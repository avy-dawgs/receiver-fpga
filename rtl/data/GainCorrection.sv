==> flow/design.v <==
module GainCorrection (
  input clk, 
  input rst, 
  input [7:0] signal_dB_i,
  input valid_i,
  input signed [5:0] gain_dB_i,  
  output reg signed [15:0] rssi_dBFS_o,
  output reg valid_o
  ); 
  localparam signed [15:0] MAX_DB = 72;
  logic signed [15:0] actual_gain;
  always_ff @(posedge clk, posedge rst) begin 
    if (rst) begin 
      valid_o <= 1'h0; 
      rssi_dBFS_o <= 'h0;
    end
    else begin 
      if (valid_i) begin 
        rssi_dBFS_o <= $signed({8'h0, signal_dB_i}) - MAX_DB - actual_gain;
        valid_o <= 1'h1;
      end 
      else begin 
        valid_o <= 1'h0;
      end
    end
  end
  assign actual_gain = {{8{gain_dB_i[5]}}, gain_dB_i, 2'h0};
endmodule
-- From RTL to reports: GainCorrection
The steps from the RTL of GainCorrection to its reports follow in flow order.
Line numbers count from 1 in the design file above.
Library cell names are shortened.
A cell with n/a has no value.
- design top: GainCorrection
- clock port: clk
- standard-cell library: sky130hd
- corner: tt_025C_1v80

-- Elaborated design
Counts by Yosys on the flattened word-level netlist (proc, flatten, opt, wreduce; memories kept). Register bits leave out memories and registers merged into their read ports (data or address); mux counts leave out enables and synchronous resets folded into registers. Print and check cells are left out. Cells with the same type and inputs are merged into one.
- elaborated cells: 5
- noted register bits after elaboration: 17
- noted output and inout port bits: 17
- bits of input ports at 17
- add/sub/neg operators at 2
- noted muxes and demuxes: 1
- operators by type and width (kind ; count):
    subtractor 9 x 8 -> 10 bit ; 1
    subtractor 8 x 7 -> 9 bit (second input constant) ; 1
    two-way mux 1 bit ; 1

-- Longest topological paths
Longest topological path by Yosys (ltp), each cell counted once; first at word level (registers and memories cut), then after technology mapping (sequential cells cut; the memories' decode and read muxes count).
- noted depth in word-level cells: 2
- ABC_AREA at 0
- noted depth in mapped cells: 10
- noted gate-level depth less buffers: 10

-- Netlist
Source: synth_stat.txt of the flow (Yosys; design flattened, memories mapped). It holds for the ABC_AREA given above (unset counts as 0); a run with the other value may have another netlist.
- noted cell area after synthesis: 802.0 um2
- sequential area: 275.3 um2
- noted mapped flip-flops: 11
- mapped cells at 82
- cells by type (cell type ; count):
    dfrtp_1 ; 11
    ha_1 ; 8
    inv_1 ; 13
    buf_4 ; 6
    xor2_1 ; 4
    mux2_1 ; 3
    a21oi_1 ; 6
    mux2_2 ; 2
    o21a_1 ; 3
    fa_1 ; 1
    xnor2_1 ; 2
    o41ai_2 ; 1
    a21o_1 ; 2
    nand2_1 ; 4
    o31ai_2 ; 1
    nor2_1 ; 3
    nor3_1 ; 2
    o211a_1 ; 1
Other cell types: 8; their cells: 9.

-- Timing after synthesis
OpenSTA on the mapped netlist: ideal clock, no wires. The path of least setup slack (recovery checks aside). Input and output delay are each 20% of the period. Register names are those of the netlist, which keeps one name where synthesis merged equal registers.
- path kind: input to register
- from: input port signal_dB_i[3]
- to: register rssi_dBFS_o[8]
- arrival: 1.893 ns
- noted launch time at the first pin: 0.440 ns
- noted period: 2.2 ns
- noted stages on the path: 10
- noted buffers on the path: 0
- setup time at 0.125 ns
- path delay: 1.578 ns
- path slack: 0.182 ns
- synthesis period reached at 2.018 ns
"path delay" is the arrival time less input delay plus setup time.
"stages on the path" counts driving pins, that of a launching flip-flop among them; a cell with two outputs on the path counts twice.
"synthesis period reached" = period - worst setup slack (recovery checks aside). The figure is calculated, with input and output delays left at 20% of the set period.
Between the ends stands the longest chain of elaborated cells between them, by number of cells; it is not shown to be the way that was timed. Of several equally long chains one is given.
A line is the first line of the expression or statement that the cell stems from. Yosys adds cells for indexed reads and writes and turns some case tables into memories.
- cell sequence: inv_1 ha_1 inv_1 o21ai_1 xor2_1 ha_1 a21oi_1 o21ai_1 xor2_1 mux2_2
- cells in the longest elaborated chain: 2
- RTL lines, path post-synthesis (what ; line ; source):
    from (decl) ; 4 ; input [7:0] signal_dB_i,
    subtractor 8 x 7 -> 9 bit ; 19 ; rssi_dBFS_o <= $signed({8'h0, signal_dB_i}) - MAX_DB - actual_gain;
    subtractor 9 x 8 -> 10 bit ; 19 ;
    to (assign) ; 15 ; rssi_dBFS_o <= 'h0;
    to (assign) ; 19 ;
    to (decl) ; 7 ; output reg signed [15:0] rssi_dBFS_o,

-- Worst path after layout
Path of least setup slack in the final report of entry B (OpenROAD, finished layout, wires in). Where an end is a register, its clock arrival counts in the times.
- path kind: input to register
- from: input port signal_dB_i[5]
- to: register rssi_dBFS_o[14]
- path slack: 0.19 ns
- noted launch time at the first pin: 0.51 ns
- arrival: 2.51 ns
- noted stages on the path: 8
- noted period: 2.53 ns
- noted buffers on the path: 1
- setup time at 0.11 ns
Between the ends stands the longest chain of elaborated cells between them, by number of cells; it is not shown to be the way that was timed. Of several equally long chains one is given.
- cell sequence: clkdlybuf4s50_1 or3_1 xor2_1 ha_1 o211a_1 o31a_1 o21a_1 o41ai_2
- cells in the longest elaborated chain: 2
- RTL lines, path post-layout (what ; line ; source):
    from (decl) ; 4 ; input [7:0] signal_dB_i,
    subtractor 8 x 7 -> 9 bit ; 19 ; rssi_dBFS_o <= $signed({8'h0, signal_dB_i}) - MAX_DB - actual_gain;
    subtractor 9 x 8 -> 10 bit ; 19 ;
    to (assign) ; 15 ; rssi_dBFS_o <= 'h0;
    to (assign) ; 19 ;
    to (decl) ; 7 ; output reg signed [15:0] rssi_dBFS_o,

Subject: GainCorrection on sky130hd, stored results

Hello all,

2 stored runs of GainCorrection in the flow (synthesis by Yosys, layout by OpenROAD, sky130hd cells), in arbitrary order. Constraints: input delay and output delay 20% of the set period each, output load 0.01 pF.
"achieved clock period" is the run's clock period less its worst setup slack. It is reckoned from that one timing run; input and output delays stay at 20% of the period that was set.
"allowed time less slack (worst setup path)" means the part of the period allowed to the worst setup path (the constraints hold back 20% at inputs and 20% at outputs) less its slack; where the path has registers, the arrival times of their clocks count too.
By "overall power" is meant OpenSTA's value without simulated activity: inputs other than the clock are taken to toggle once in ten clock periods, and the tool carries that through the logic.

Entry A

==> flow/run.sh <==
#!/bin/bash
# the make line also repeats the synthesis and layout settings of config.mk as NAME=value (left out here)
make -C /OpenROAD-flow-scripts/flow DESIGN_CONFIG=/design/flow/config.mk WORK_HOME=/design/flow/orfs CLKGATE_MAP_FILE= finish
==> flow/config.mk <==
export PLATFORM = sky130hd
export DESIGN_NAME = GainCorrection
export DESIGN_NICKNAME = GainCorrection
export VERILOG_FILES = /design/flow/design.v
export SDC_FILE = /design/flow/constraint.sdc
export NUM_CORES = 4
export LEC_CHECK = 0
export ABC_AREA = 0
export CAP_MARGIN = 20
export CELL_PAD_IN_SITES_DETAIL_PLACEMENT = 0
export CELL_PAD_IN_SITES_GLOBAL_PLACEMENT = 1
export CORE_MARGIN = 9
export CORE_UTILIZATION = 64
export CTS_CLUSTER_DIAMETER = 373
export CTS_CLUSTER_SIZE = 56
export HOLD_SLACK_MARGIN = 0.06
export MAX_ROUTING_LAYER = met5
export MIN_ROUTING_LAYER = met1
export PLACE_DENSITY = 0.66
export SLEW_MARGIN = 20
export TNS_END_PERCENT = 45
==> flow/constraint.sdc <==
create_clock -name core_clock -period 3.66 [get_ports {clk}]
set_input_delay 0.7320 -clock core_clock [delete_from_list [all_inputs] [get_ports {clk}]]
set_output_delay 0.7320 -clock core_clock [all_outputs]
set_load 0.01 [all_outputs]

Entry A: stopped before the end: placement reported GPL-0301.

Entry B

==> flow/run.sh <==
#!/bin/bash
# the make line also repeats the synthesis and layout settings of config.mk as NAME=value (left out here)
make -C /OpenROAD-flow-scripts/flow DESIGN_CONFIG=/design/flow/config.mk WORK_HOME=/design/flow/orfs CLKGATE_MAP_FILE= finish
==> flow/config.mk <==
export PLATFORM = sky130hd
export DESIGN_NAME = GainCorrection
export DESIGN_NICKNAME = GainCorrection
export VERILOG_FILES = /design/flow/design.v
export SDC_FILE = /design/flow/constraint.sdc
export NUM_CORES = 4
export LEC_CHECK = 0
export ABC_AREA = 0
export CAP_MARGIN = 25
export CORE_MARGIN = 2
export CORE_UTILIZATION = 58
export GPL_ROUTABILITY_DRIVEN = 1
export PLACE_DENSITY_LB_ADDON = 0.03
export SETUP_SLACK_MARGIN = -0.14
export SLEW_MARGIN = 20
export TNS_END_PERCENT = 65
==> flow/constraint.sdc <==
create_clock -name core_clock -period 2.53 [get_ports {clk}]
set_input_delay 0.5060 -clock core_clock [delete_from_list [all_inputs] [get_ports {clk}]]
set_output_delay 0.5060 -clock core_clock [all_outputs]
set_load 0.01 [all_outputs]

Measured in entry B:
- achieved clock period at 2.337 ns
- allowed time less slack (worst setup path) at 1.83 ns
- type of the worst setup path: input to register
- final setup TNS at 0.000 ns
- utilization of the finished layout at 89.6 %
- noted the cell area after synthesis: 802.0 um2
- noted the overall power: 0.6541 mW
- overall die area: 1696.2 um2
- setup slack of the worst path: 0.193 ns
- noted the standard-cell area after routing: 1166.1 um2
- worst hold slack in the final report at 0.494 ns

Thanks
