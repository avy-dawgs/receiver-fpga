==> flow/design.v <==
module Fifo
#(
  DW = 8, 
  SIZE_POW2=2
  )
(
  input clk, 
  input rst, 
  input wr_en_i, 
  input rd_en_i, 
  input [DW - 1:0] wr_data_i, 
  output reg [DW - 1:0] rd_data_o, 
  output full_o, 
  output empty_o
  ); 
  reg [DW - 1:0] memory [0:2**SIZE_POW2 - 1];
  reg [SIZE_POW2 - 1:0] rd_idx, wr_idx;
  logic do_rd, do_wr;
  always_ff @(posedge clk, posedge rst) begin 
    if (rst) begin 
      rd_data_o <= 'h0;
    end
    else begin 
      if (do_rd) begin 
        rd_data_o <= memory[rd_idx];
      end
    end
  end
  always_ff @(posedge clk) begin 
    if (do_wr) begin 
      memory[wr_idx] <= wr_data_i;
    end
  end
  always_ff @(posedge clk, posedge rst) begin 
    if (rst) begin 
      wr_idx <= 'h0;
      rd_idx <= 'h0;
    end
    else begin 
      if (do_wr) begin 
        wr_idx <= wr_idx + 1'd1;
      end
      if (do_rd) begin 
        rd_idx <= rd_idx + 1'd1;
      end
    end
  end
  assign empty_o = (rd_idx == wr_idx); 
  assign full_o = (rd_idx == (wr_idx + 1'd1));
  assign do_rd = rd_en_i & (~empty_o);
  assign do_wr = wr_en_i & (~full_o);
endmodule
# From RTL to reports: Fifo
# Tool output for the design above, in the order of the flow.
# Line numbers count from 1 in the design file above.
# Cell names lack the library's common part.
# Not given: -
# setup
top,Fifo
clk_port,clk
lib,sky130hd
corner,tt_025C_1v80

# After elaboration
# Source: Yosys, flattened and elaborated, memories not mapped. Widths are those after wreduce; folded enables and synchronous resets count as part of the registers. Registers that Yosys merges into a memory's read port (data or address) are not register bits. Print and check cells do not count. Equal cells are merged and count once.
# Memory sizes are those after Yosys's memory passes, which may raise the word count (mostly to a power of two), join words into wider ones and drop unused or constant bits.
# bits
clocked_rd_ports_x_width,8
mem_bits_rw,32
ff_bits,4
inputBits,12
memories,1
out_inout_bits,10
# op_classes
mux,3
equal,2
add_sub_neg,2
n_logic,4
# mem_list
memory,size,width,rd,wr,line,text
memory,4,8,1,1,16,reg [DW - 1:0] memory [0:2**SIZE_POW2 - 1];
# ops
op,count
2-to-1 mux 8 bit,1
adder 2 x 1 -> 2 bit (second input constant),2
equality test 2 bit,2
AND 1 bit,2
inverter 1 bit,2
2-to-1 mux 2 bit,1
2-to-1 mux 1 bit,1

# Longest topological paths
# Longest topological path by Yosys (ltp), each cell counted once; first at word level (registers and memories cut), then after technology mapping (sequential cells cut; the memories' decode and read muxes count).
# depth
word_depth,5
abc_area,0
ltp_mapped,5

# Netlist
# Source: synth_stat.txt of the flow (Yosys; design flattened, memories mapped). It holds for the ABC_AREA given above (unset counts as 0); a run with the other value may have another netlist.
# by_type
cell,count
edfxtp_1,32
dfrtp_1,12
mux4_2,8
mux2_2,9
ha_1,4
xnor2_1,4
xor2_1,3
and2_1,4
buf_6,1
inv_1,3
o21ai_2,1
buf_4,1
nor2_1,2
o211ai_1,1
o21a_1,1
# synth_totals
seqArea_mm2,0.0012612
flip_flops,44
area_mm2,0.0017404
cells,86

# Path before layout
# OpenSTA on the mapped netlist: ideal clock, no wires. The path of least setup slack (recovery checks aside). Input and output delay are each 20% of the period. Register names are those of the netlist, which keeps one name where synthesis merged equal registers.
# synth_timing
path_kind,flip-flop to flip-flop
from,register wr_idx[0]
to,memory memory[1][0]
t_arrival_ns,1.492
delay_ns,1.824
required_time_ns,1.498
slack_ns,0.007
t_first_pin_ns,0.000
driving_pins,6
tclk_ns,1.83
synth_period_reached_ns,1.823
# "delay_ns" = arrival - input delay + setup time.
# "driving_pins" counts driving pins, that of a launching flip-flop among them; a cell with two outputs on the path counts twice.
# "synth_period_reached_ns" is the clock period less the worst setup slack; recovery checks do not enter. This is arithmetic on one report: input and output delays are still those of the set period (20% each).
# Between the ends stands the longest chain of elaborated cells between them, by number of cells; it is not shown to be the way that was timed. Of several equally long chains one is given.
# A line is the first line of the expression or statement that the cell stems from. Yosys adds cells for indexed reads and writes and turns some case tables into memories.
# Only ways into the end's enable, where the timed path ends, are counted here.
# synth_between
path_cell_list,dfrtp_1 -> inv_1 -> ha_1 -> xor2_1 -> o21a_1 -> and2_1
elab_chain_len,5
# synth_rtl
element,line,text
"start, declared",17,"reg [SIZE_POW2 - 1:0] rd_idx, wr_idx;"
"start, assigned",36,wr_idx <= 'h0;
"start, assigned",41,wr_idx <= wr_idx + 1'd1;
adder 2 x 1 -> 2 bit,49,assign full_o = (rd_idx == (wr_idx + 1'd1));
equality test 2 bit,49,
inverter 1 bit,51,assign do_wr = wr_en_i & (~full_o);
AND 1 bit,51,
2-to-1 mux 2 bit,30,if (do_wr) begin
"end, declared",16,reg [DW - 1:0] memory [0:2**SIZE_POW2 - 1];

# Timing after layout
# Path of least setup slack in the final report of record 1 (OpenROAD, finished layout, wires in). Where an end is a register, its clock arrival counts in the times.
# layout_timing
path_kind,flip-flop to output port
from,register wr_idx[0]
to,output port full_o
slack_ns,0.75
tclk_ns,3.41
t_arrival_ns,1.98
driving_pins,6
required_time_ns,2.73
t_first_pin_ns,0.28
# Between the ends stands the longest chain of elaborated cells between them, by number of cells; it is not shown to be the way that was timed. Of several equally long chains one is given.
# layout_between
path_cell_list,dfrtp_1 -> inv_1 -> ha_1 -> xor2_1 -> nor2_1 -> clkdlybuf4s50_1
elab_chain_len,2
# layout_rtl
element,line,text
"start, declared",17,"reg [SIZE_POW2 - 1:0] rd_idx, wr_idx;"
"start, assigned",36,wr_idx <= 'h0;
"start, assigned",41,wr_idx <= wr_idx + 1'd1;
adder 2 x 1 -> 2 bit,49,assign full_o = (rd_idx == (wr_idx + 1'd1));
equality test 2 bit,49,
"end, declared",13,"output full_o,"

# Fifo through Yosys and OpenROAD on sky130hd: 2 stored runs, unordered, with their settings and measured results. The constraints put input and output delay at 20% of the set period each and load the outputs with 0.01 pF.
# By "achievedPeriod_ns" is meant the clock period of the run minus its worst setup slack. This is arithmetic on one report: input and output delays are still those of the set period (20% each).
# "critical_path_time_ns" is the time allowed to the run's worst setup path (the clock period less input and output delay, where it has them) less its slack. Clock arrival times count: a late capture clock shortens it, a late launch clock lengthens it.
# "total_power_w" rests on the timing tool's default activity at the inputs, not on a simulated workload.
# A setting shown as n/a is not set for that run.
stored run,period_ns,CORE_UTILIZATION,SETUP_SLACK_MARGIN,PLACE_DENSITY_LB_ADDON,CORE_MARGIN,GPL_TIMING_DRIVEN,GPL_ROUTABILITY_DRIVEN,CTS_CLUSTER_SIZE,CAP_MARGIN,MIN_ROUTING_LAYER,MAX_ROUTING_LAYER,SLEW_MARGIN,achievedPeriod_ns,critical_path_time_ns,critical_path_kind,fin_tns_ns,post_route_util_pct,timing.setup.ws_ns,final_die_area_mm2,total_power_w,post_synth_area_mm2
record 1,3.41,43,-0.29,0.27,9,1,1,23,15,met2,met4,20,2.663,1.98,flip-flop to output port,0.000,55.2,0.747,0.0066618,0.001892,0.0017404
record 2,2.13,41,n/a,n/a,2,n/a,n/a,n/a,20,n/a,n/a,20,1.955,1.53,flip-flop to output port,0.000,53.6,0.175,0.0047824,0.003163,0.0017404
