==> flow/design.v <==
module AfeControl (
  input clk, 
  input rst, 
  input signed [7:0] gain_dB_i,        
  input set_gain_i,
  output logic [7:0] pga_code_o,
  output logic set_pga_o,
  input pga_ready_i,
  output reg hga_active_o,
  output logic set_in_progress_o
); 
  localparam PGA_RSTVAL = 8'h80;
  localparam HGA_RSTVAL = 1'h1;
  reg signed [7:0] gain_dB_reg;   
  logic gain_dB_reg_we;
  wire [7:0] lut_pga_code; 
  wire lut_hga_active;
  reg [7:0] pga_code_reg;
  logic pga_code_reg_we;
  logic hga_active_we;
  typedef enum {
    INIT,                    
    IDLE,                
    GAIN_EVAL__LOOKUP,             
    GAIN_EVAL__WRITE_SEQ_DETERMINE,     
    PGA_ONLY__SET,           
    PGA_ONLY__WAIT,
    HGA_ONLY__SET,         
    BOTH_DEC__SET, 
    BOTH_DEC__WAIT,
    BOTH_INC__PGA_SET, 
    BOTH_INC__PGA_WAIT, 
    BOTH_INC__HGA_SET
  } states_t; 
  reg [3:0] state; 
  logic [3:0] next_state; 
  always_ff @(posedge clk, posedge rst) begin 
    if (rst) begin 
      state <= INIT;
    end 
    else begin 
      state <= next_state;
    end 
  end
  always_comb begin 
    case (state) 
      INIT: begin 
        next_state = BOTH_DEC__SET;
      end
      IDLE: begin 
        next_state = IDLE; 
        if (set_gain_i) begin 
          next_state = GAIN_EVAL__LOOKUP;
        end
      end
      GAIN_EVAL__LOOKUP: begin 
        next_state = GAIN_EVAL__WRITE_SEQ_DETERMINE;
      end
      GAIN_EVAL__WRITE_SEQ_DETERMINE: begin 
        if (lut_hga_active == hga_active_o) begin 
          next_state = PGA_ONLY__SET;
        end
        else if (lut_pga_code == pga_code_reg) begin 
          next_state = HGA_ONLY__SET;
        end
        else if (!hga_active_o && lut_hga_active) begin 
          next_state = BOTH_INC__PGA_SET;
        end
        else begin 
          next_state = BOTH_DEC__SET;
        end
      end
      PGA_ONLY__SET: begin 
        next_state = PGA_ONLY__SET;
        if (pga_ready_i) begin 
          next_state = PGA_ONLY__WAIT;
        end
      end
      PGA_ONLY__WAIT: begin 
        next_state = PGA_ONLY__WAIT;
        if (pga_ready_i) begin 
          next_state = IDLE;
        end
      end
      HGA_ONLY__SET: begin 
        next_state = IDLE;
      end
      BOTH_DEC__SET: begin 
        next_state = BOTH_DEC__SET; 
        if (pga_ready_i) begin 
          next_state = BOTH_DEC__WAIT;
        end
      end
      BOTH_DEC__WAIT: begin 
        next_state = BOTH_DEC__WAIT;
        if (pga_ready_i) begin
          next_state = IDLE;
        end
      end
      BOTH_INC__PGA_SET: begin 
        next_state = BOTH_INC__PGA_SET; 
        if (pga_ready_i) begin 
          next_state = BOTH_INC__PGA_WAIT;
        end
      end
      BOTH_INC__PGA_WAIT: begin 
        next_state = BOTH_INC__PGA_WAIT;
        if (pga_ready_i) begin 
          next_state = BOTH_INC__HGA_SET;
        end
      end
      BOTH_INC__HGA_SET: begin
        next_state = IDLE;
      end
      default: begin 
        next_state = INIT;
      end
    endcase
  end
  always_comb begin 
    hga_active_we = 1'h0; 
    set_pga_o = 1'h0;
    set_in_progress_o = 1'h1;
    pga_code_reg_we = 1'h0;
    case (state) 
      IDLE: begin 
        set_in_progress_o = 1'h0;
      end
      GAIN_EVAL__WRITE_SEQ_DETERMINE: begin 
        pga_code_reg_we = 1'h1;
      end
      PGA_ONLY__SET: begin 
        set_pga_o = 1'h1;
      end
      HGA_ONLY__SET: begin 
        hga_active_we = 1'h1;
      end
      BOTH_DEC__SET: begin 
        hga_active_we = 1'h1;
        set_pga_o = 1'h1;
      end
      BOTH_INC__PGA_SET: begin 
        set_pga_o = 1'h1;
      end
      BOTH_INC__HGA_SET: begin 
        hga_active_we = 1'h1;
      end
      default: begin 
        hga_active_we = 1'h0; 
        set_pga_o = 1'h0;
        set_in_progress_o = 1'h1;
        pga_code_reg_we = 1'h0;
      end
    endcase
  end
  always_ff @(posedge clk, posedge rst) begin 
    if (rst) begin 
      gain_dB_reg <= 'h0;
    end 
    else if (gain_dB_reg_we) begin 
      gain_dB_reg <= gain_dB_i;
    end
  end
  always_ff @(posedge clk, posedge rst) begin 
    if (rst) begin 
      hga_active_o <= HGA_RSTVAL;
    end 
    else if (hga_active_we) begin 
      hga_active_o <= lut_hga_active;
    end
  end
  always_ff @(posedge clk, posedge rst) begin 
    if (rst) begin 
      pga_code_reg <= PGA_RSTVAL;
    end 
    else if (pga_code_reg_we) begin 
      pga_code_reg <= lut_pga_code;
    end
  end
  assign pga_code_o = pga_code_reg;
  assign gain_dB_reg_we = (state == IDLE) && set_gain_i;
  GainLut gain_lut (
    .gain_dB_i(gain_dB_reg), 
    .pga_code_o(lut_pga_code), 
    .hga_active_o(lut_hga_active)
    );
endmodule
module GainLut (
  input signed [7:0] gain_dB_i,
  output logic [7:0] pga_code_o, 
  output logic hga_active_o
  ); 
  localparam signed [5:0] MIN_LUT_ADDR = -4;
  localparam signed [5:0] MAX_LUT_ADDR = 19; 
  typedef enum {
    GAIN_M16DB = -4,
    GAIN_M12DB = -3,
    GAIN_M8DB = -2,
    GAIN_M4DB = -1,
    GAIN_0DB = 0, 
    GAIN_4DB = 1, 
    GAIN_8DB = 2, 
    GAIN_12DB = 3, 
    GAIN_16DB = 4, 
    GAIN_20DB = 5, 
    GAIN_24DB = 6, 
    GAIN_28DB = 7, 
    GAIN_32DB = 8, 
    GAIN_36DB = 9, 
    GAIN_40DB = 10, 
    GAIN_44DB = 11, 
    GAIN_48DB = 12, 
    GAIN_52DB = 13, 
    GAIN_56DB = 14, 
    GAIN_60DB = 15, 
    GAIN_64DB = 16, 
    GAIN_68DB = 17, 
    GAIN_72DB = 18, 
    GAIN_76DB = 19
  } gain_t;
  logic signed [5:0] gain_dB_div4;     
  logic signed [5:0] lut_addr;         
  always_comb begin 
    if (gain_dB_div4 > MAX_LUT_ADDR) begin 
      lut_addr = MAX_LUT_ADDR; 
    end
    else if (gain_dB_div4 < MIN_LUT_ADDR) begin 
      lut_addr = MIN_LUT_ADDR;
    end
    else begin 
      lut_addr = gain_dB_div4;
    end
  end
  always_comb begin 
    case (lut_addr) 
      GAIN_M16DB: begin 
        hga_active_o = 1'h0;
        pga_code_o = 8'h4F;
      end
      GAIN_M12DB: begin 
        hga_active_o = 1'h0;
        pga_code_o = 8'h5B;
      end
      GAIN_M8DB: begin 
        hga_active_o = 1'h0;
        pga_code_o = 8'h67;
      end
      GAIN_M4DB: begin 
        hga_active_o = 1'h0;
        pga_code_o = 8'h73;
      end
      GAIN_0DB: begin 
        hga_active_o = 1'h0;
        pga_code_o = 8'h80;
      end
      GAIN_4DB: begin 
        hga_active_o = 1'h0;
        pga_code_o = 8'h8D;
      end
      GAIN_8DB: begin 
        hga_active_o = 1'h0; 
        pga_code_o = 8'h99;
      end
      GAIN_12DB: begin 
        hga_active_o = 1'h0; 
        pga_code_o = 8'hA5;
      end
      GAIN_16DB: begin 
        hga_active_o = 1'h0; 
        pga_code_o = 8'hB1;
      end
      GAIN_20DB: begin 
        hga_active_o = 1'h0; 
        pga_code_o = 8'hBB;
      end
      GAIN_24DB: begin 
        hga_active_o = 1'h0; 
        pga_code_o = 8'hC5;
      end
      GAIN_28DB: begin 
        hga_active_o = 1'h0; 
        pga_code_o = 8'hCD;
      end
      GAIN_32DB: begin 
        hga_active_o = 1'h0; 
        pga_code_o = 8'hD5;
      end
      GAIN_36DB: begin 
        hga_active_o = 1'h0; 
        pga_code_o = 8'hDC;
      end
      GAIN_40DB: begin 
        hga_active_o = 1'h1; 
        pga_code_o = 8'h80;
      end
      GAIN_44DB: begin 
        hga_active_o = 1'h1; 
        pga_code_o = 8'h8D;
      end
      GAIN_48DB: begin 
        hga_active_o = 1'h1; 
        pga_code_o = 8'h99;
      end
      GAIN_52DB: begin 
        hga_active_o = 1'h1; 
        pga_code_o = 8'hA5;
      end
      GAIN_56DB: begin 
        hga_active_o = 1'h1; 
        pga_code_o = 8'hB1;
      end
      GAIN_60DB: begin 
        hga_active_o = 1'h1; 
        pga_code_o = 8'hBB;
      end
      GAIN_64DB: begin 
        hga_active_o = 1'h1; 
        pga_code_o = 8'hC5;
      end
      GAIN_68DB: begin 
        hga_active_o = 1'h1; 
        pga_code_o = 8'hCD;
      end
      GAIN_72DB: begin 
        hga_active_o = 1'h1; 
        pga_code_o = 8'hD5;
      end
      GAIN_76DB: begin 
        hga_active_o = 1'h1; 
        pga_code_o = 8'hDC;
      end
      default: begin 
        hga_active_o = 1'h0; 
        pga_code_o = 8'h80; 
      end
    endcase
  end
  assign gain_dB_div4 = gain_dB_i >>> 2;
endmodule
* Step by step through the tools: AfeControl
What the tools print for AfeControl, step after step.
Line numbers count from 1 in the design file above.
Operators: Yosys type, input widths -> output width; for muxes data width and select width s.
Cell names lack the library's common part.
A cell with n/a has no value.
- Design top :: AfeControl
- Clock input :: clk
- Library :: sky130hd
- Corner :: tt_025C_1v80

* Elaborated design
Counts by Yosys on the flattened word-level netlist (proc, flatten, opt, wreduce; memories kept). Register bits leave out memories and registers merged into their read ports (data or address); mux counts leave out enables and synchronous resets folded into registers. Print and check cells are left out.
Memory sizes are those after Yosys's memory passes, which may raise the word count (mostly to a power of two), join words into wider ones and drop unused or constant bits.
- Register bits :: 21
- ROM bits :: 256
- Memories kept :: 1
- Output and inout port bits :: 11
- Elaborated cells :: 45
** Memory list
- (name not given) :: words 32, width 8, read ports 1, wr ports 0, line 235 : case (lut_addr)
- $lt $le $gt $ge :: 2
- Equal/unequal tests :: 13
- Multiplexer cells :: 18
- Reduce/logical cells :: 7
** Operators with widths (number)
- $pmux 4 s11 :: 1
- $mux 4 :: 5
- $eq 4x3->1 const B :: 4
- $eq 4x4->1 const B :: 4
- $mux 6 :: 2
- $mux 9 :: 1
- $eq 4x2->1 const B :: 2
- $eq 8x8->1 :: 1
- $reduce_or 3->1 :: 2
- $lt 6x3->1 const B :: 1
- $gt 6x6->1 const B :: 1
- $mux 1 :: 6
- $eq 4x1->1 const B :: 1
- $logic_not 4->1 :: 1
- $mux 2 :: 2
- $mux 3 :: 1
- $logic_and 1x1->1 :: 2
- $reduce_or 2->1 :: 1
- $eq 1x1->1 :: 1
- $logic_not 1->1 :: 1

* Logic depth
Depth = most cells in a row (Yosys ltp): at word level without a register or memory, in the mapped netlist without a sequential cell, where the memories' decode and read muxes count.
- Word-level depth :: 9
- ABC_AREA :: 0
- Depth in mapped cells :: 14
- Depth with buffers taken out :: 12

* Mapped cells and area
Yosys stat after the flow's synthesis: flattened, memories mapped to cells. It holds for the ABC_AREA given above (unset counts as 0); a run with the other value may have another netlist.
Totals and module areas in this step are rounded.
** Cells by type
- dfrtp_1 :: number 24, total area 600.576 µm²
- mux2_2 :: number 10, total area 112.608 µm²
- ha_1 :: number 8, total area 100.096 µm²
- inv_1 :: number 17, total area 63.811 µm²
- dfstp_2 :: number 2, total area 52.55 µm²
- o21ai_0 :: number 9, total area 45.043 µm²
- nor2_1 :: number 10, total area 37.536 µm²
- a21oi_1 :: number 7, total area 35.034 µm²
- a221o_1 :: number 3, total area 30.029 µm²
- buf_4 :: number 4, total area 30.029 µm²
- mux2i_1 :: number 3, total area 30.029 µm²
- xnor2_1 :: number 3, total area 26.275 µm²
- nor2b_1 :: number 4, total area 25.024 µm²
- a22oi_1 :: number 3, total area 22.522 µm²
- mux4_2 :: number 1, total area 22.522 µm²
- nand2_1 :: number 6, total area 22.522 µm²
- o211ai_1 :: number 3, total area 22.522 µm²
- a22oi_4 :: number 1, total area 21.27 µm²
Not listed: further types 42, cells in them 56.
- Standard cells after synthesis :: 174
- Mapped area :: 1712 µm²
- Flip-flop cells :: 26
By module: a second synthesis without flattening, with its own total; a netlist apart from the flattened one above.
- Cell total of the unflattened synthesis :: 148
- Area total of the unflattened synthesis :: 1689 µm²
Each row is one instance without its submodules.
** By module
- AfeControl :: times used 1, cells 82, area 1197 µm², sequential area 729.4 µm²
- GainLut :: times used 1, cells 66, area 491.7 µm², sequential area 0.0 µm²

* Worst setup path after synthesis
Path of least setup slack by OpenSTA after synthesis, without wires, with an ideal clock, recovery checks aside; 20% of the period is set as input and as output delay. Where synthesis merged equal registers, the netlist keeps one of their names.
- Path type :: flip-flop to flip-flop
- From :: register gain_dB_reg[5]
- To :: register state
- Period :: 4.32 ns
- Library setup time :: 0.138 ns
- Launch time at the first pin :: 0.000 ns
- Data arrival time :: 3.193 ns
- Required time :: 4.182 ns
- Path slack :: 0.989 ns
- Path delay :: 3.331 ns
- Stages on the path :: 15
- Path buffers :: 3
- Synthesis period reached :: 3.331 ns
"path delay" is the arrival time less input delay plus setup time.
"stages on the path" counts driving pins, that of a launching flip-flop among them; a cell with two outputs on the path counts twice.
"synthesis period reached" is the clock period less the worst setup slack; recovery checks do not enter. This is arithmetic on one report: input and output delays are still those of the set period (20% each).
Where an end lacks its bit number, it is one bit of the signal, or one of the new flip-flops if synthesis recoded a state register.
The rows between start and end are the longest chain of elaborated cells between them; the timing report does not say that the signal goes this way. Where chains are equally long, one stands for them.
Each line given opens the expression or statement behind the cell; cells for indexed reads and writes are added by Yosys, which also makes memories of some case tables.
A memory read counts as a cell of the chain, while the word-level depth stops at memories.
- Cells stage by stage :: dfrtp_1 -> buf_4 -> buf_2 -> nand4_1 -> ha_1 -> buf_4 -> o22ai_1 -> inv_1 -> ha_1 -> and2_1 -> a221o_1 -> a221o_1 -> and3_1 -> o311ai_1 -> o211ai_1
- Cells in the longest elaborated chain :: 10
** RTL lines, path after synthesis
- from (decl) :: line 14 : reg signed [7:0] gain_dB_reg;
- from (assign) :: line 158 : gain_dB_reg <= 'h0;
- from (assign) :: line 161 : gain_dB_reg <= gain_dB_i;
- $lt 6x3->1 :: line 227 : else if (gain_dB_div4 < MIN_LUT_ADDR) begin
- $mux 6 :: line 227
- $mux 6 :: line 224 : if (gain_dB_div4 > MAX_LUT_ADDR) begin
- $mem_v2 32x8 :: line 235 : case (lut_addr)
- $mux 9 :: line 235
- $logic_and 1x1->1 :: line 66 : else if (!hga_active_o && lut_hga_active) begin
- $mux 4 :: line 66
- $mux 4 :: line 63 : else if (lut_pga_code == pga_code_reg) begin
- $mux 4 :: line 60 : if (lut_hga_active == hga_active_o) begin
- $pmux 4 s11 :: line 46 : case (state)
- to (assign) :: line 39 : state <= INIT;
- to (assign) :: line 42 : state <= next_state;
- to (decl) :: line 35 : reg [3:0] state;

* Worst path after layout
Path of least setup slack in the final report of run A (OpenROAD, finished layout, wires in). Where an end is a register, its clock arrival counts in the times.
- Path type :: flip-flop to flip-flop
- From :: register gain_dB_reg[5]
- To :: register state
- Period :: 1.95 ns
- Library setup time :: 0.06 ns
- Launch time at the first pin :: 0.27 ns
- Data arrival time :: 3.37 ns
- Required time :: 2.16 ns
- Path slack :: -1.21 ns
- Stages on the path :: 15
- Path buffers :: 4
Where an end lacks its bit number, it is one bit of the signal, or one of the new flip-flops if synthesis recoded a state register.
The rows between start and end are the longest chain of elaborated cells between them; the timing report does not say that the signal goes this way. Where chains are equally long, one stands for them.
A memory read counts as a cell of the chain, while the word-level depth stops at memories.
- Cells stage by stage :: dfrtp_1 -> buf_6 -> buf_8 -> nand4_1 -> ha_4 -> buf_8 -> o22ai_4 -> buf_4 -> ha_1 -> inv_1 -> mux4_2 -> o31ai_4 -> xnor2_2 -> nor4_4 -> and3_1
- Cells in the longest elaborated chain :: 10
** RTL lines, path after layout
- from (decl) :: line 14 : reg signed [7:0] gain_dB_reg;
- from (assign) :: line 158 : gain_dB_reg <= 'h0;
- from (assign) :: line 161 : gain_dB_reg <= gain_dB_i;
- $lt 6x3->1 :: line 227 : else if (gain_dB_div4 < MIN_LUT_ADDR) begin
- $mux 6 :: line 227
- $mux 6 :: line 224 : if (gain_dB_div4 > MAX_LUT_ADDR) begin
- $mem_v2 32x8 :: line 235 : case (lut_addr)
- $mux 9 :: line 235
- $logic_and 1x1->1 :: line 66 : else if (!hga_active_o && lut_hga_active) begin
- $mux 4 :: line 66
- $mux 4 :: line 63 : else if (lut_pga_code == pga_code_reg) begin
- $mux 4 :: line 60 : if (lut_hga_active == hga_active_o) begin
- $pmux 4 s11 :: line 46 : case (state)
- to (assign) :: line 39 : state <= INIT;
- to (assign) :: line 42 : state <= next_state;
- to (decl) :: line 35 : reg [3:0] state;

Hand-over note for AfeControl

Below are 2 stored runs of the flow (Yosys, OpenROAD; platform sky130hd) on AfeControl, each with its settings and what was measured, unordered. Constraints: input delay and output delay 20% of the set period each, output load 0.01 pF.
"clock period achieved": clock period set for the run, less the worst setup slack. It is reckoned from that one timing run; input and output delays stay at 20% of the period that was set.
"time of the worst setup path" = time allowed to the worst setup path (clock period - input delay - output delay, where it has them) - its slack; a late launch clock adds to it, a late capture clock takes from it.
Values from the reports are rounded here.

* Run A
** Files
==> flow/run.sh <==
#!/bin/bash
# the make line also repeats the synthesis and layout settings of config.mk as NAME=value (left out here)
make -C /OpenROAD-flow-scripts/flow DESIGN_CONFIG=/design/flow/config.mk WORK_HOME=/design/flow/orfs CLKGATE_MAP_FILE= finish
==> flow/config.mk <==
export PLATFORM = sky130hd
export DESIGN_NAME = AfeControl
export DESIGN_NICKNAME = AfeControl
export VERILOG_FILES = /design/flow/design.v
export SDC_FILE = /design/flow/constraint.sdc
export NUM_CORES = 4
export LEC_CHECK = 0
export ABC_AREA = 0
export CAP_MARGIN = 20
export CELL_PAD_IN_SITES_GLOBAL_PLACEMENT = 0
export CORE_MARGIN = 2
export CORE_UTILIZATION = 16
export GPL_TIMING_DRIVEN = 0
export PLACE_DENSITY_LB_ADDON = 0.02
export SLEW_MARGIN = 35
export TNS_END_PERCENT = 55
==> flow/constraint.sdc <==
create_clock -name core_clock -period 1.95 [get_ports {clk}]
set_input_delay 0.3900 -clock core_clock [delete_from_list [all_inputs] [get_ports {clk}]]
set_output_delay 0.3900 -clock core_clock [all_outputs]
set_load 0.01 [all_outputs]
** Results
- Die area :: 11540 µm²
- Final worst hold slack :: 0.359 ns
- Worst setup slack after layout :: -1.207 ns
- Utilization of the finished layout :: 24.3 %
- Mapped cell area after synthesis :: 1712 µm²
- Time of the worst setup path :: 3.16 ns
- Worst path kind :: flip-flop to flip-flop
- Standard-cell area of the final layout :: 2519 µm²
- Clock period achieved :: 3.157 ns
- Sum of negative setup slack :: -7.566 ns

* Run B
** Files
==> flow/run.sh <==
#!/bin/bash
# the make line also repeats the synthesis and layout settings of config.mk as NAME=value (left out here)
make -C /OpenROAD-flow-scripts/flow DESIGN_CONFIG=/design/flow/config.mk WORK_HOME=/design/flow/orfs CLKGATE_MAP_FILE= finish
==> flow/config.mk <==
export PLATFORM = sky130hd
export DESIGN_NAME = AfeControl
export DESIGN_NICKNAME = AfeControl
export VERILOG_FILES = /design/flow/design.v
export SDC_FILE = /design/flow/constraint.sdc
export NUM_CORES = 4
export LEC_CHECK = 0
export CAP_MARGIN = 15
export CELL_PAD_IN_SITES_DETAIL_PLACEMENT = 1
export CORE_ASPECT_RATIO = 0.68
export CORE_MARGIN = 2
export CORE_UTILIZATION = 51
export CTS_CLUSTER_DIAMETER = 148
export CTS_CLUSTER_SIZE = 17
export MAX_ROUTING_LAYER = met5
export PLACE_DENSITY = 0.92
export SETUP_SLACK_MARGIN = -0.22
export SLEW_MARGIN = 0
==> flow/constraint.sdc <==
create_clock -name core_clock -period 4.52 [get_ports {clk}]
set_input_delay 0.9040 -clock core_clock [delete_from_list [all_inputs] [get_ports {clk}]]
set_output_delay 0.9040 -clock core_clock [all_outputs]
set_load 0.01 [all_outputs]
** Results
- Die area :: 3844 µm²
- Final worst hold slack :: 0.370 ns
- Worst setup slack after layout :: 0.571 ns
- Utilization of the finished layout :: 61.8 %
- Mapped cell area after synthesis :: 1712 µm²
- Time of the worst setup path :: 3.95 ns
- Worst path kind :: flip-flop to flip-flop
- Standard-cell area of the final layout :: 1999 µm²
- Clock period achieved :: 3.949 ns
- Sum of negative setup slack :: 0.000 ns

End of note.
